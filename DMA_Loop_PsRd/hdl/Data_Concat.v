==> flow/design.v <==
`timescale 1ns / 1ps
module Data_Concat #(
	parameter IW_WIDTH=32,
	parameter OW_WIDTH=64
)
(	
	input 						I_Clk		,
	input                   	I_Rst_n		,
	input           			I_Data_De   ,
	input 		 [IW_WIDTH-1:0]	I_Data		,
	output  reg     			O_Data_De   ,            
	output  reg  [OW_WIDTH-1:0] O_Data		
);
			reg  [7:0] 			cnt;
localparam Num = OW_WIDTH/IW_WIDTH;
always@(posedge I_Clk)
	if(I_Rst_n == 1'b0)
		cnt <= 8'd0;
	else if(cnt==Num-1 && I_Data_De == 1'b1)
		cnt <= 8'd0;
	else if(I_Data_De==1'b1 && Num>1 )
		cnt <= cnt + 1'b1;
	else
		cnt <= cnt;
always@(posedge I_Clk)
	if(I_Rst_n == 1'b0)
		O_Data <= {OW_WIDTH{1'b0}};
	else if(I_Data_De == 1'b1 && Num>1 )
		O_Data <= {O_Data[OW_WIDTH-IW_WIDTH-1:0],I_Data};
	else if(Num==1)
		O_Data <= I_Data;
	else
		O_Data <= O_Data;
always@(posedge I_Clk)
	if(I_Rst_n == 1'b0)
		O_Data_De <= 1'b0;
	else if(cnt==Num-1&&I_Data_De&&Num>1)
		O_Data_De <= 1'b1;
	else if(Num==1)
		O_Data_De <= I_Data_De;		
	else
		O_Data_De <= 1'b0;	
endmodule
-- Tool chain data of Data_Concat
What the tools print for Data_Concat, step after step.
Lines are those of the file above, counted from 1.
Operators carry their Yosys type and port widths (W data, S select, Z words).
Library cell names are shortened.
A cell with n/a has no value.
- design top: Data_Concat
- clock input: I_Clk
- standard-cell library: sky130hd
- timing corner: tt_025C_1v80

-- After elaboration
Counts by Yosys on the flattened word-level netlist (proc, flatten, opt, wreduce; memories kept). Register bits leave out memories and registers merged into their read ports (data or address); mux counts leave out enables and synchronous resets folded into registers. Print and check cells are left out. Cells with the same type and inputs are merged into one.
- memories kept at 0
- noted bits in latches: 0
- memory bits (writable) at 0
- clocked read ports x word width: 0
- register bits after elaboration: 73
- output and inout bits at 65
- bits of input ports at 35
- memory bits (read-only) at 0
- noted divide/modulo/power cells: 0
- shift operators at 0
- eq/ne operators: 1
- muxes and demuxes: 1
- noted $add $sub $neg: 1
- multiply operators at 0
- noted reduce/logical cells: 2
- noted magnitude comparators: 0
- bitwise logic cells: 1
- operator list (cell ; number):
    $add A8 B1 Y8 const B ; 1
    $eq A8 B1 Y1 const B ; 1
    $reduce_or A2 Y1 ; 1
    $logic_and A1 B1 Y1 ; 1
    $not A1 Y1 ; 1
    $mux W1 ; 1

-- Logic depth
Depth = most cells in a row (Yosys ltp): at word level without a register or memory, in the mapped netlist without a sequential cell, where the memories' decode and read muxes count.
- noted depth in word-level cells: 3
- ABC_AREA at 0
- depth in mapped cells at 5
- noted gate-level depth less buffers: 5

-- After synthesis
The flow's flattened synthesis, as Yosys stat reports it; memories are mapped. The netlist is that of the ABC_AREA named above (0 if unset); the other value can give another one.
- noted chip area (Yosys): 0.0026388 mm²
- flip-flop cells: 73
- cell count at 250
- cell types (type ; number):
    dfxtp_1 ; 73
    mux2i_1 ; 64
    nor2_1 ; 69
    buf_2 ; 7
    or4b_4 ; 2
    xor2_1 ; 3
    ha_1 ; 2
    nand4_1 ; 3
    or3_1 ; 3
    o21ai_4 ; 1
    a21oi_1 ; 3
    clkbuf_1 ; 4
    o21ai_0 ; 3
    buf_1 ; 3
    nand3_1 ; 2
    xnor2_1 ; 1
    a211oi_1 ; 1
    buf_4 ; 1
Other cell types: 3; their cells: 5.

-- Timing after synthesis
Path of least setup slack by OpenSTA after synthesis, without wires, with an ideal clock, recovery checks aside; 20% of the period is set as input and as output delay. Where synthesis merged equal registers, the netlist keeps one of their names.
- path kind: input to register
- start point: input port I_Data_De
- end point: register cnt[1]
- path delay at 1.004 ns
- noted time at the first pin: 0.578 ns
- path buffers: 1
- period: 2.89 ns
- path slack at 1.307 ns
- noted data arrival time: 1.456 ns
- required time at 2.764 ns
- noted stages on the path: 4
- noted synthesis period reached: 1.583 ns
"path delay" is the arrival time less input delay plus setup time.
"stages on the path": output pins that drive a net of the path, with the launching flip-flop's if there is one; two outputs of one cell count as two.
"synthesis period reached" = period - worst setup slack (recovery checks aside). The figure is calculated, with input and output delays left at 20% of the set period.
Between the ends stands the longest chain of elaborated cells between them, by number of cells; it is not shown to be the way that was timed. Of several equally long chains one is given.
A line is the first line of the expression or statement that the cell stems from. Yosys adds cells for indexed reads and writes and turns some case tables into memories.
A register here has more assigning lines than the two given.
- cell sequence: buf_2 -> or4b_4 -> o21ai_4 -> a211oi_1
- cells in the longest elaborated chain at 2
- ends and longest elaborated chain, post-synthesis (item ; RTL line ; source):
    start: declaration ; 9 ; input I_Data_De ,
    $logic_and A1 B1 Y1 ; 19 ; else if(cnt==Num-1 && I_Data_De == 1'b1)
    $reduce_or A2 Y1 ; n/a ;
    end: assignment ; 22 ; cnt <= cnt + 1'b1;
    end: assignment ; 24 ; cnt <= cnt;
    end: declaration ; 14 ; reg [7:0] cnt;

-- Worst path after layout
Path of least setup slack in the final report of flow run A (OpenROAD, finished layout, wires in). Where an end is a register, its clock arrival counts in the times.
- path kind: register to output
- start point: register O_Data[19]
- end point: output port O_Data[19]
- noted time at the first pin: 0.34 ns
- period: 2.28 ns
- path slack at 0.55 ns
- external output delay: 0.46 ns
- noted data arrival time: 1.27 ns
- noted stages on the path: 2
- required time at 1.82 ns
- path buffers: 1
A register here has more assigning lines than the two given.
- cell sequence: dfxtp_1 -> clkdlybuf4s50_1
- cells in the longest elaborated chain at 0
- ends and longest elaborated chain, post-layout (item ; RTL line ; source):
    start: declaration ; 12 ; output reg [OW_WIDTH-1:0] O_Data
    start: assignment ; 29 ; O_Data <= {O_Data[OW_WIDTH-IW_WIDTH-1:0],I_Data};
    start: assignment ; 31 ; O_Data <= I_Data;
    end: declaration ; 12 ;

Subject: flow runs of Data_Concat

Hi,

Settings and measured results of 2 stored flow runs for module Data_Concat (sky130hd), not sorted in any way. The constraints put input and output delay at 20% of the set period each and load the outputs with 0.01 pF.
"clock period reached" means the clock period less the worst setup slack. The figure is calculated, with input and output delays left at 20% of the set period.

Flow run A
Settings were period_ns = 2.28; CORE_UTILIZATION = 28; PLACE_DENSITY = 0.9; GPL_ROUTABILITY_DRIVEN = 0; CTS_CLUSTER_SIZE = 45; CAP_MARGIN = 25; SLEW_MARGIN = 25; MIN_ROUTING_LAYER = met2; CORE_MARGIN = 2
- area of the synthesized netlist at 0.0026388 mm²
- noted the die footprint: 0.0102172 mm²
- std-cell area (final layout): 0.0039325 mm²
- worst setup slack after layout: 0.552 ns
- summed negative setup slack at 0.000 ns
- noted the clock period reached: 1.728 ns

Flow run B
Settings were period_ns = 1.26; CORE_UTILIZATION = 40; SETUP_SLACK_MARGIN = 0.34; PLACE_DENSITY_LB_ADDON = 0.19; CORE_ASPECT_RATIO = 0.91; CELL_PAD_IN_SITES_GLOBAL_PLACEMENT = 0; TNS_END_PERCENT = 95; GPL_ROUTABILITY_DRIVEN = 1; CTS_CLUSTER_SIZE = 15; SLEW_MARGIN = 15; MIN_ROUTING_LAYER = met1; MAX_ROUTING_LAYER = met4; CAP_MARGIN = 20; CORE_MARGIN = 2
- area of the synthesized netlist at 0.0026388 mm²
- noted the die footprint: 0.0072635 mm²
- std-cell area (final layout): 0.0044906 mm²
- worst setup slack after layout: -0.166 ns
- summed negative setup slack at -1.283 ns
- noted the clock period reached: 1.426 ns

Regards
